==> flow/design.v <==
module fft(clk,sel,yr,yi);  
  input clk;
  input [2:0]sel;
  output reg [7:0]yr,yi;
  wire [7:0]y0r,y1r,y2r,y3r,y4r,y5r,y6r,y7r,y0i,y1i,y2i,y3i,y4i,y5i,y6i,y7i;
  wire [7:0]x20r,x20i,x21r,x21i,x22r,x22i,x23r,x23i,x24r,x24i,x25r,x25i,x26r,x26i,x27r,x27i;
  wire [7:0]x10r,x10i,x11r,x11i,x12r,x12i,x13r,x13i,x14r,x14i,x15r,x15i,x16r,x16i,x17r,x17i;
  wire [7:0]x0,x1,x2,x3,x4,x5,x6,x7;
parameter w0r=8'b1;
parameter w0i=8'b0;
parameter w1r=8'b10110101;
parameter w1i=8'b01001011;
parameter w2r=8'b0;
parameter w2i=8'b11111111;
parameter w3r=8'b01001011;
parameter w3i=8'b01001011;
assign x0=8'b1;
assign x1=8'b10;
assign x2=8'b100;
assign x3=8'b1000;
assign x4=8'b10000;
assign x5=8'b100000;
assign x6=8'b1000000;
assign x7=8'b10000000;
bfly1 s11(x0,x4,w0r,w0i,x10r,x10i,x11r,x11i);
bfly1 s12(x2,x6,w0r,w0i,x12r,x12i,x13r,x13i);
bfly1 s13(x1,x5,w0r,w0i,x14r,x14i,x15r,x15i);  
bfly1 s14(x3,x7,w0r,w0i,x16r,x16i,x17r,x17i);
bfly1 s21(x10r,x12r,w0r,w0i,x20r,x20i,x22r,x22i);
bfly2 s22(x11r,x11i,x13r,x13i,x21r,x21i,x23r,x23i);
bfly1 s23(x14r,x16r,w0r,w0i,x24r,x24i,x26r,x26i);
bfly2 s24(x15r,x15i,x17r,x17i,x25r,x25i,x27r,x27i);
bfly1 s31(x20r,x24r,w0r,w0i,y0r,y0i,y4r,y4i);
bfly3 s32(x21r,x21i,x25r,x25i,w1r,w1i,y1r,y1i,y5r,y5i);
bfly2 s33(x22r,x22i,x26r,x26i,y2r,y2i,y6r,y6i);
bfly4 s34(x23r,x23i,x27r,x27i,w3r,w3i,y3r,y3i,y7r,y7i);
always@(posedge clk)
case(sel)
  0:begin yr=y0r; yi=y0i; end
  1:begin yr=y1r; yi=y1i; end
  2:begin yr=y2r; yi=y2i; end
  3:begin yr=y3r; yi=y3i; end
  4:begin yr=y4r; yi=y4i; end
  5:begin yr=y5r; yi=y5i; end
  6:begin yr=y6r; yi=y6i; end
  7:begin yr=y7r; yi=y7i; end
endcase
 endmodule
module bfly1(x,y,wr,wi,x0r,x0i,x1r,x1i); 
  input [7:0]x,y,wr,wi;
  output[7:0]x1r,x1i,x0r,x0i;
  assign x0r=x+(y*wr);
  assign x0i=y*wi;
  assign x1r=x+(~(y*wr)+1);
  assign x1i=~(y*wi)+1;
endmodule
module bfly2(xr,xi,yr,yi,x0r,x0i,x1r,x1i);  
  input [7:0]xr,xi,yr,yi;
  output [7:0]x0r,x0i,x1r,x1i;
  assign x0r=xr;
  assign x0i=~yr+1;
  assign x1r=xr;
  assign x1i=yr;
endmodule
module bfly3(xr,xi,yr,yi,wr,wi,x0r,x0i,x1r,x1i);  
  input [7:0]xr,xi,yr,yi,wr,wi;
  output [7:0]x0r,x0i,x1r,x1i;
  wire [15:0]p1,p2,p3,p4;
  wire [7:0]win,yrn,yin;
  wire [8:0]ywr,ywi;
  parameter sht=8'b1000;
  assign yrn=~yr+1;
  assign yin=yi;
  assign win=~wi+1;
  assign p1=(yrn*wr)>>sht;
  assign p2=(yin*win)>>sht;
  assign p3=(yrn*win)>>sht;
  assign p4=(yin*wr)>>sht;
  assign ywr=(~p1+1)+p2;
  assign ywi=p3+p4;
  assign x0r=xr+ywr;
  assign x0i=xi+ywi;
  assign x1r=xr+(~ywr+1);
  assign x1i=xi+(~ywi+1);
endmodule
module bfly4(xr,xi,yr,yi,wr,wi,x0r,x0i,x1r,x1i);  
  input [7:0]xr,xi,yr,yi,wr,wi;
  output [7:0]x0r,x0i,x1r,x1i;
  wire [15:0]p1,p2;
  wire [7:0]win,yrn,yin;
  wire [8:0]ywr,ywi;
  parameter sht=8'b1000;
  assign yrn=~yr+1;
  assign yin=~yi+1;
  assign win=~wi+1;
    assign p1=(yrn*win)>>sht;
  assign p2=(yin*win)>>sht;
  assign ywr=p1+(~p2+1);
  assign ywi=p1+p2;
   assign x0r=xr+ywr;
  assign x0i=xi+ywi;
  assign x1r=xr+(~ywr+1);
  assign x1i=xi+(~ywi+1);
endmodule
[Reports on fft]
Tool output for the design above, in the order of the flow.
Line numbers count from 1 in the design file above.
Operators: Yosys type, input widths -> output width; for muxes data width and select width s.
Not given: -
Inputs
  design top: fft
  clock: clk
  cell library: sky130hd
  library corner: tt_025C_1v80

[After elaboration]
Yosys after proc, flatten, opt, wreduce and memory -nomap, before mapping. Enables and synchronous resets that opt folds into registers are not counted as muxes. Memory bits, and registers merged into a memory's read port (data or address), are not among the register bits. Print and check cells are not counted. Equal cells are merged and count once.
Cells by class
  eq/ne operators: 7
  reduce/logical cells: 5
  muxes and demuxes: 2
Operator list (number)
  $pmux 8 s7: 1
  $pmux 8 s5: 1
  $eq 3x3->1 const B: 4
  $reduce_or 2->1: 4
  $eq 3x2->1 const B: 2
  $eq 3x1->1 const B: 1
  $logic_not 3->1: 1
Word-level totals
  word-level cells: 16
  bits in registers: 16

[Logic depth]
Depth = most cells in a row (Yosys ltp): at word level without a register or memory, in the mapped netlist without a sequential cell, where the memories' decode and read muxes count.
Logic depth
  depth in word-level cells: 3
  ABC_AREA: 0
  mapped depth: 3

[Synthesis result]
Source: synth_stat.txt of the flow (Yosys; design flattened, memories mapped). It holds for the ABC_AREA given above (unset counts as 0); a run with the other value may have another netlist.
The area totals of this step are shown rounded.
Synthesis totals
  cells in the netlist: 38
  cell area after synthesis: 432 um^2
  buffers: 7
  flip-flop cells: 13
Cell types (number)
  sky130_fd_sc_hd__dfxtp_1: 13
  sky130_fd_sc_hd__buf_4: 4
  sky130_fd_sc_hd__buf_6: 2
  sky130_fd_sc_hd__xnor2_1: 2
  sky130_fd_sc_hd__nand2b_4: 1
  sky130_fd_sc_hd__nor2b_4: 1
  sky130_fd_sc_hd__nand2_1: 3
  sky130_fd_sc_hd__a21oi_1: 2
  sky130_fd_sc_hd__o21ai_2: 1
  sky130_fd_sc_hd__inv_1: 2
  sky130_fd_sc_hd__nand3b_1: 1
  sky130_fd_sc_hd__nor2_1: 2
  sky130_fd_sc_hd__o21a_1: 1
  sky130_fd_sc_hd__o21ai_0: 1
  sky130_fd_sc_hd__o21ai_1: 1
  sky130_fd_sc_hd__clkbuf_1: 1
The figures by module come from a second, unflattened synthesis with its own total; it is not the netlist above.
Unflattened totals
  cells (unflattened synthesis): 4558
  area (unflattened synthesis): 38000 um^2
Each row is one instance without its submodules.
Modules
  bfly1: cells 350, instances 7, seq. area 0.0 um^2, area 2920 um^2
  bfly3: cells 1126, instances 1, seq. area 0.0 um^2, area 9420 um^2
  bfly4: cells 701, instances 1, seq. area 0.0 um^2, area 5720 um^2
  fft: cells 155, instances 1, seq. area 320 um^2, area 1460 um^2
  bfly2: cells 42, instances 3, seq. area 0.0 um^2, area 318 um^2

[Path before layout]
Path of least setup slack by OpenSTA after synthesis, without wires, with an ideal clock, recovery checks aside; 20% of the period is set as input and as output delay. Where synthesis merged equal registers, the netlist keeps one of their names.
Path after synthesis
  path type: register -> output
  from: register yi[5]
  to: output port yi[5]
  setup slack: 355 ps
  driving pins on the path: 2
  time at the first pin: 0 ps
  path delay: 485 ps
  external output delay: 210 ps
  arrival: 485 ps
  buffers on the path: 1
  clock period: 1050 ps
  period reached after synthesis: 695 ps
"path delay" = arrival - input delay + setup time.
At an output port there is no setup time.
"driving pins on the path": output pins that drive a net of the path, with the launching flip-flop's if there is one; two outputs of one cell count as two.
"period reached after synthesis" = period - worst setup slack (recovery checks aside). The figure is calculated, with input and output delays left at 20% of the set period.
At most two assigning lines are given for a register; there are more.
Between the ends, after synthesis
  path through: sky130_fd_sc_hd__dfxtp_1 -> sky130_fd_sc_hd__buf_4
  length of the longest elaborated chain: 0
  elaborated cells on any way between the ends: 0
  RTL lines with such cells: 0
Ends and longest elaborated chain, after synthesis
  start: declaration: RTL line 4  | output reg [7:0]yr,yi;
  start: assignment: RTL line 39  | 0:begin yr=y0r; yi=y0i; end
  start: assignment: RTL line 40  | 1:begin yr=y1r; yi=y1i; end
  end: declaration: RTL line 4

[Timing after layout]
Path of least setup slack in the final report of run 1 (OpenROAD, finished layout, wires in). Where an end is a register, its clock arrival counts in the times.
The report prints the path's times to 10 ps; the period is as set.
Path post-layout
  path type: register -> output
  from: register yr[6]
  to: output port yr[6]
  time at the first pin: 250 ps
  arrival: 710 ps
  buffers on the path: 1
  external output delay: 160 ps
  driving pins on the path: 2
  clock period: 802 ps
  setup slack: -70 ps
At most two assigning lines are given for a register; there are more.
Between the ends, post-layout
  path through: sky130_fd_sc_hd__dfxtp_2 -> sky130_fd_sc_hd__buf_6
  length of the longest elaborated chain: 0
  elaborated cells on any way between the ends: 0
  RTL lines with such cells: 0
Ends and longest elaborated chain, post-layout
  start: declaration: RTL line 4  | output reg [7:0]yr,yi;
  start: assignment: RTL line 39  | 0:begin yr=y0r; yi=y0i; end
  start: assignment: RTL line 40  | 1:begin yr=y1r; yi=y1i; end
  end: declaration: RTL line 4

Appendix: measured runs

fft through Yosys and OpenROAD on sky130hd: 2 stored runs, unordered, with their settings and measured results. The constraints put input and output delay at 20% of the set period each and load the outputs with 0.01 pF.
"achieved clock period" is the run's clock period less its worst setup slack. It is reckoned from that one timing run; input and output delays stay at 20% of the period that was set.
By "worst setup path time" is meant the share of the clock period that the worst setup path is allowed (20% is reserved at inputs, 20% at outputs), minus its slack. Clock arrival times at its registers enter into it.
By "power" is meant OpenSTA's value without simulated activity: inputs other than the clock are taken to toggle once in ten clock periods, and the tool carries that through the logic.
"worst setup path time" is known to 10 ps.
Values from the reports are rounded here.

Run 1
==> flow/run.sh <==
#!/bin/bash
# the make line also repeats the synthesis and layout settings of config.mk as NAME=value (left out here)
make -C /OpenROAD-flow-scripts/flow DESIGN_CONFIG=/design/flow/config.mk WORK_HOME=/design/flow/orfs CLKGATE_MAP_FILE= finish
==> flow/config.mk <==
export PLATFORM = sky130hd
export DESIGN_NAME = fft
export DESIGN_NICKNAME = fft
export VERILOG_FILES = /design/flow/design.v
export SDC_FILE = /design/flow/constraint.sdc
export NUM_CORES = 4
export LEC_CHECK = 0
export CAP_MARGIN = 20
export CORE_MARGIN = 2
export CORE_UTILIZATION = 40
export SLEW_MARGIN = 20
==> flow/constraint.sdc <==
create_clock -name core_clock -period 0.802 [get_ports {clk}]
set_input_delay 0.1604 -clock core_clock [delete_from_list [all_inputs] [get_ports {clk}]]
set_output_delay 0.1604 -clock core_clock [all_outputs]
set_load 0.01 [all_outputs]

==> results of run 1 <==
chip area after synthesis (Yosys): 432 um^2
die area: 1360 um^2
standard-cell area of the final layout: 591 um^2
utilization: 61.3 %
worst setup slack after layout: -73 ps
total negative slack: -949 ps
worst hold slack: 281 ps
power: 0.00121 W
achieved clock period: 875 ps
worst setup path time: 710 ps
worst setup path kind: register -> output

Run 2
==> flow/run.sh <==
#!/bin/bash
# the make line also repeats the synthesis and layout settings of config.mk as NAME=value (left out here)
make -C /OpenROAD-flow-scripts/flow DESIGN_CONFIG=/design/flow/config.mk WORK_HOME=/design/flow/orfs CLKGATE_MAP_FILE= finish
==> flow/config.mk <==
export PLATFORM = sky130hd
export DESIGN_NAME = fft
export DESIGN_NICKNAME = fft
export VERILOG_FILES = /design/flow/design.v
export SDC_FILE = /design/flow/constraint.sdc
export NUM_CORES = 4
export LEC_CHECK = 0
export ABC_AREA = 0
export CAP_MARGIN = 40
export CORE_MARGIN = 2
export CORE_UTILIZATION = 53
export CTS_CLUSTER_DIAMETER = 299
export CTS_CLUSTER_SIZE = 46
export MAX_ROUTING_LAYER = met4
export MIN_ROUTING_LAYER = met1
export PLACE_DENSITY_LB_ADDON = 0.15
export SLEW_MARGIN = 5
==> flow/constraint.sdc <==
create_clock -name core_clock -period 0.653 [get_ports {clk}]
set_input_delay 0.1306 -clock core_clock [delete_from_list [all_inputs] [get_ports {clk}]]
set_output_delay 0.1306 -clock core_clock [all_outputs]
set_load 0.01 [all_outputs]

==> results of run 2 <==
did not finish, floorplanning stopped with PDN-0185
